==> flow/design.v <==
`timescale 1ns / 1ps
module jit_blackbox(
  output wire             sI1_V_TREADY  ,
  input  wire             sI1_V_TVALID  ,
  input  wire  [31 : 0]   sI1_V_TDATA   ,
  output wire             sI2_V_TREADY  ,
  input  wire             sI2_V_TVALID  ,
  input  wire  [31 : 0]   sI2_V_TDATA   ,
  input  wire             mO1_V_TREADY  ,
  output wire             mO1_V_TVALID  ,
  output wire  [31 : 0]   mO1_V_TDATA   ,
  input  wire  [15 : 0]   arg1_V        ,
  input  wire  [15 : 0]   arg2_V        ,
  input  wire  [15 : 0]   arg3_V        ,
  input  wire             ap_clk        ,
  input  wire             ap_rst_n
);
  wire [7:0]  wpip;
  wire [3:0]  wtype;
  wire [7:4]  wout;
  wire [31:0] wcal;
  reg [31:0] rj;
  reg [31:0] ri;
  reg [31:0] rk;
  wire pip_condition   ;
  wire cal_condition   ;
  wire out_condition   ;
  wire start_condition ;
  assign wpip  = arg3_V[15:8];
  assign wout  = arg3_V[ 7:4];
  assign wtype = arg3_V[ 3:0];
  assign sI1_V_TREADY = wtype == 1 ? sI1_V_TVALID && (state == CAL) : start_condition && (state == CAL);
  assign sI2_V_TREADY = wtype == 1 ? 1'b0 : start_condition && (state == CAL);
  assign mO1_V_TVALID = wtype == 1 ? (state == CAL && sI1_V_TVALID && mO1_V_TREADY) : ((state == CAL && sI1_V_TVALID && sI2_V_TVALID && mO1_V_TREADY) || (state == OUT && mO1_V_TREADY));
  assign mO1_V_TDATA  = wtype == 1 ? sI1_V_TDATA : sI1_V_TDATA + sI2_V_TDATA;
  assign wcal  = {{arg1_V}, {arg2_V}};
  assign pip_condition   = rj < wpip - 2 ? 0 : 1;
  assign cal_condition   = ri < wcal - 1 ? 0 : 1;
  assign out_condition   = rk < wcal - 1 ? 0 : 1;
  assign start_condition = wtype == 1 ? (sI1_V_TVALID == 1) : (sI1_V_TVALID == 1 && sI2_V_TVALID == 1);
  always @(posedge ap_clk) begin
    if (!ap_rst_n || cal_condition) begin
      ri <= 32'd0;
    end
    else begin
      if (start_condition && state == CAL) begin
        ri <= ri + 1;
      end
      else begin
        ri <= ri;
      end
    end
  end
  always @(posedge ap_clk) begin
    if (!ap_rst_n | pip_condition) begin
      rj <= 32'd0;
    end
    else begin
      if (state == PIP) begin
        rj <= rj + 1;
      end
      else begin
        rj <= rj;
      end
    end
  end
  always @(posedge ap_clk) begin
    if (!ap_rst_n || out_condition) begin
      rk <= 32'd0;
    end
    else begin
      if (state == OUT) begin
        rk <= rk + 1;
      end
      else begin
        rk <= rk;
      end
    end
  end
  localparam IDEL = 4'b0001;
  localparam PIP  = 4'b0010;
  localparam CAL  = 4'b0100;
  localparam OUT  = 4'b1000;
  reg [ 4 : 0] state, next;
  always @(posedge ap_clk) begin
    if (!ap_rst_n) begin
      state <= IDEL;
    end
    else begin
      state <= next;
    end
  end
  always @(*) begin
    next <= IDEL;
    case(state)
      IDEL : begin
        if (start_condition) begin
          if (wpip > 0) begin
            next <= PIP;
          end
          else begin
            next <= CAL;
          end
        end
        else begin
          next <= IDEL;
        end
      end
      PIP  : begin
        if (pip_condition) begin
          next <= CAL;
        end
        else begin
          next <= PIP;
        end
      end
      CAL  : begin
        if (cal_condition) begin
          if (wout) begin
            next <= OUT;
          end
          else begin
            next <= IDEL;
          end
        end
        else begin
          next <= CAL;
        end
      end
      OUT  : begin
        if (out_condition) begin
          next <= IDEL;
        end
        else begin
          next <= OUT;
        end
      end
    endcase
  end
endmodule
Step by step through the tools: jit_blackbox
What the tools print for jit_blackbox, step after step. Line numbers count from 1 in the design file above. Library cell names are shortened. The mark -- stands for no value.

Top module: jit_blackbox. Clock port: ap_clk. Library: sky130hd. Corner: tt_025C_1v80.

After elaboration
Counts by Yosys on the flattened word-level netlist (proc, flatten, opt, wreduce; memories kept). Register bits leave out memories and registers merged into their read ports (data or address); mux counts leave out enables and synchronous resets folded into registers. Print and check cells are left out.

Register bits after elaboration: 101. The entry for input port bits reads 117. Under output and inout port bits stands 35. For word-level cells the number is 50.

$add $sub $neg: 6. The entry for $lt $le $gt $ge reads 4. For eq/ne operators the number is 8. The figure for multiplexer cells is 15. For bitwise operators the number is 1. Reduce/logical cells: 12.

Operator list (count): 32-bit by 1-bit adder with 32-bit output (second input constant) (3); 32-bit < comparator (3); 32-bit by 1-bit subtractor with 32-bit output (second input constant) (1); 32-bit adder (1); 32-bit two-way mux (1); 5-bit case mux with 4-bit select (1); 4-bit two-way mux (3); 5-bit by 2-bit equality test with 1-bit output (second input constant) (2); 5-bit by 3-bit equality test with 1-bit output (second input constant) (2); 5-bit by 4-bit equality test with 1-bit output (second input constant) (2); 8-bit by 2-bit subtractor with 9-bit output (second input constant) (1); 3-bit two-way mux (3); 8-bit by 1-bit greater-than comparator with 1-bit output (second input constant) (1); 1-bit logical AND (7); 1-bit two-way mux (7); 5-bit by 1-bit equality test with 1-bit output (second input constant) (1); 4-bit by 1-bit equality test with 1-bit output (second input constant) (1); 4-bit nonzero test (1); 1-bit logical OR (3); 1-bit bitwise OR (1); 1-bit zero test (1).

Longest topological paths
Longest topological path by Yosys (ltp), each cell counted once; first at word level (registers and memories cut), then after technology mapping (sequential cells cut; the memories' decode and read muxes count).

Under depth after elaboration stands 6. Under ABC_AREA stands 0. The entry for gate-level depth with buffers reads 20. Mapped depth without buffers: 18.

Synthesis result
Source: synth_stat.txt of the flow (Yosys; design flattened, memories mapped). It holds for the ABC_AREA given above (unset counts as 0); a run with the other value may have another netlist.

Under cells in the netlist stands 1096. The figure for cell area after synthesis is 9012.4 um^2. The figure for flip-flops is 100.

Cells by type: dfxtp_1 (count 100, area in all 2001.92 um^2); ha_1 (count 125, area in all 1564 um^2); xor2_1 (count 79, area in all 691.914 um^2); xnor2_1 (count 71, area in all 621.846 um^2); nor2_1 (count 138, area in all 517.997 um^2); a21o_1 (count 48, area in all 360.346 um^2); nor2_4 (count 31, area in all 349.085 um^2); nand2_1 (count 92, area in all 345.331 um^2); a21oi_1 (count 51, area in all 255.245 um^2); nand4_1 (count 37, area in all 231.472 um^2); nand3_1 (count 36, area in all 180.173 um^2); o21ai_0 (count 34, area in all 170.163 um^2); nor3_1 (count 25, area in all 125.12 um^2); inv_1 (count 32, area in all 120.115 um^2); and3_1 (count 19, area in all 118.864 um^2); o211ai_1 (count 14, area in all 105.101 um^2); and4_1 (count 11, area in all 96.342 um^2); nand2b_1 (count 13, area in all 81.328 um^2).

Other cell types: 48; their cells: 140.

Worst setup path after synthesis
Path of least setup slack by OpenSTA after synthesis, without wires, with an ideal clock, recovery checks aside; 20% of the period is set as input and as output delay. Where synthesis merged equal registers, the netlist keeps one of their names.

Kind: input to register. Start point: in arg2_V[15]. End point: reg ri[0]. Under clock period stands 7.18 ns. External input delay: 1.436 ns. For launch time at the first pin the number is 1.436 ns. The figure for data arrival time is 5.387 ns. For setup slack the number is 1.665 ns. Under delay of the path stands 4.079 ns. For stages on the path the number is 18. For period reached after synthesis the number is 5.515 ns.

"delay of the path" = arrival - input delay + setup time. "stages on the path": output pins that drive a net of the path, with the launching flip-flop's if there is one; two outputs of one cell count as two. "period reached after synthesis" = period - worst setup slack (recovery checks aside). The figure is calculated, with input and output delays left at 20% of the set period. The rows between start and end are the longest chain of elaborated cells between them; the timing report does not say that the signal goes this way. Where chains are equally long, one stands for them. Each line given opens the expression or statement behind the cell; cells for indexed reads and writes are added by Yosys, which also makes memories of some case tables. At most two assigning lines are given for a register; there are more.

Cell sequence: or3_4 -> or3_4 -> or3_1 -> nor3_1 -> nand2b_1 -> nor4_1 -> xnor2_1 -> ha_1 -> nand4_1 -> nor3_1 -> nand3_1 -> a211oi_1 -> o31ai_1 -> a221oi_1 -> nor3_1 -> nand2_1 -> clkbuf_1 -> nor2_1. The figure for cells in the longest elaborated chain is 4. The entry for elaborated cells on any way between the ends reads 4. Classes of those cells: 1 x add/sub; 1 x compare; 1 x mux; 1 x reduce/logical.

Ends and longest elaborated chain, after synthesis: from (decl) (RTL line 13) `input  wire  [15 : 0]   arg2_V        ,`; 32-bit by 1-bit subtractor with 32-bit output (RTL line 38) `assign cal_condition   = ri < wcal - 1 ? 0 : 1;`; 32-bit < comparator (RTL line 38); 1-bit two-way mux (RTL line 38); 1-bit logical OR (RTL line 42) `if (!ap_rst_n || cal_condition) begin`; to (assign) (RTL line 47) `ri <= ri + 1;`; to (assign) (RTL line 50) `ri <= ri;`; to (decl) (RTL line 23) `reg [31:0] ri;`.

Path in the finished layout
From the final timing report of entry A: the path of least setup slack in the routed layout; clock arrival at registers is part of the times.

Kind: input to output. Start point: in sI1_V_TDATA[0]. End point: out mO1_V_TDATA[28]. Under clock period stands 5.74 ns. External input delay: 1.15 ns. Output delay: 1.15 ns. For launch time at the first pin the number is 1.15 ns. The figure for data arrival time is 4.50 ns. For setup slack the number is 0.09 ns. For stages on the path the number is 15.

The rows between start and end are the longest chain of elaborated cells between them; the timing report does not say that the signal goes this way. Where chains are equally long, one stands for them.

Cell sequence: clkdlybuf4s50_1 -> ha_1 -> inv_1 -> fa_1 -> nor2b_2 -> o2111ai_1 -> a31oi_1 -> o21ai_1 -> o41ai_2 -> buf_4 -> a221oi_2 -> o31ai_2 -> a211o_1 -> a31o_1 -> clkdlybuf4s50_1. The figure for cells in the longest elaborated chain is 2. The entry for elaborated cells on any way between the ends reads 2. The figure for RTL lines with such cells is 1. Classes of those cells: 1 x add/sub; 1 x mux.

Ends and longest elaborated chain, after layout: from (decl) (RTL line 5) `input  wire  [31 : 0]   sI1_V_TDATA   ,`; 32-bit adder (RTL line 35) `assign mO1_V_TDATA  = wtype == 1 ? sI1_V_TDATA : sI1_V_TDATA + sI2_V_TDATA;`; 32-bit two-way mux (RTL line 35); to (decl) (RTL line 11) `output wire  [31 : 0]   mO1_V_TDATA   ,`.

Measured results for jit_blackbox: 2 stored runs of the Yosys and OpenROAD flow on sky130hd. The settings differ; the order carries no meaning. The constraints put input and output delay at 20% of the set period each and load the outputs with 0.01 pF. "period achieved": clock period set for the run, less the worst setup slack. It is reckoned from that one timing run; input and output delays stay at 20% of the period that was set. "time used up by the worst setup path" is the time allowed to the run's worst setup path (the clock period less input and output delay, where it has them) less its slack. Clock arrival times count: a late capture clock shortens it, a late launch clock lengthens it.

Files of entry A:
==> flow/run.sh <==
#!/bin/bash
# the make line also repeats the synthesis and layout settings of config.mk as NAME=value (left out here)
make -C /OpenROAD-flow-scripts/flow DESIGN_CONFIG=/design/flow/config.mk WORK_HOME=/design/flow/orfs CLKGATE_MAP_FILE= finish
==> flow/config.mk <==
export PLATFORM = sky130hd
export DESIGN_NAME = jit_blackbox
export DESIGN_NICKNAME = jit_blackbox
export VERILOG_FILES = /design/flow/design.v
export SDC_FILE = /design/flow/constraint.sdc
export NUM_CORES = 4
export LEC_CHECK = 0
export CAP_MARGIN = 20
export CORE_MARGIN = 2
export CORE_UTILIZATION = 64
export SLEW_MARGIN = 20
==> flow/constraint.sdc <==
create_clock -name core_clock -period 5.74 [get_ports {ap_clk}]
set_input_delay 1.1480 -clock core_clock [delete_from_list [all_inputs] [get_ports {ap_clk}]]
set_output_delay 1.1480 -clock core_clock [all_outputs]
set_load 0.01 [all_outputs]

Results of entry A. The measured utilization after layout is 0.832. The measured chip area after synthesis (Yosys) is 9012.4 um^2. For the die footprint the run shows 15046.7 um^2. The setup slack of the worst path reads 0.089 ns. The measured period achieved is 5.651 ns. The time used up by the worst setup path reads 3.35 ns. Type of the worst setup path: input to output. The total negative setup slack is 0.000 ns. The worst hold slack in the final report comes to 0.520 ns. The standard-cell area of the final layout reads 11508.5 um^2.

Files of entry B:
==> flow/run.sh <==
#!/bin/bash
# the make line also repeats the synthesis and layout settings of config.mk as NAME=value (left out here)
make -C /OpenROAD-flow-scripts/flow DESIGN_CONFIG=/design/flow/config.mk WORK_HOME=/design/flow/orfs CLKGATE_MAP_FILE= finish
==> flow/config.mk <==
export PLATFORM = sky130hd
export DESIGN_NAME = jit_blackbox
export DESIGN_NICKNAME = jit_blackbox
export VERILOG_FILES = /design/flow/design.v
export SDC_FILE = /design/flow/constraint.sdc
export NUM_CORES = 4
export LEC_CHECK = 0
export CAP_MARGIN = 20
export CORE_ASPECT_RATIO = 0.64
export CORE_MARGIN = 2
export CORE_UTILIZATION = 67
export CTS_CLUSTER_DIAMETER = 158
export GPL_ROUTABILITY_DRIVEN = 1
export HOLD_SLACK_MARGIN = 0.26
export MAX_ROUTING_LAYER = met5
export PLACE_DENSITY_LB_ADDON = 0.27
export SETUP_SLACK_MARGIN = 1.01
export SLEW_MARGIN = 20
==> flow/constraint.sdc <==
create_clock -name core_clock -period 7.18 [get_ports {ap_clk}]
set_input_delay 1.4360 -clock core_clock [delete_from_list [all_inputs] [get_ports {ap_clk}]]
set_output_delay 1.4360 -clock core_clock [all_outputs]
set_load 0.01 [all_outputs]

Results of entry B. The total negative setup slack is 0.000 ns. The measured period achieved is 6.162 ns. The measured utilization after layout is 0.875. The standard-cell area of the final layout reads 11338.4 um^2. The measured chip area after synthesis (Yosys) is 9012.4 um^2. The worst hold slack in the final report comes to 0.531 ns. The time used up by the worst setup path reads 3.29 ns. Type of the worst setup path: input to output. For the die footprint the run shows 14418.5 um^2. The setup slack of the worst path reads 1.018 ns.
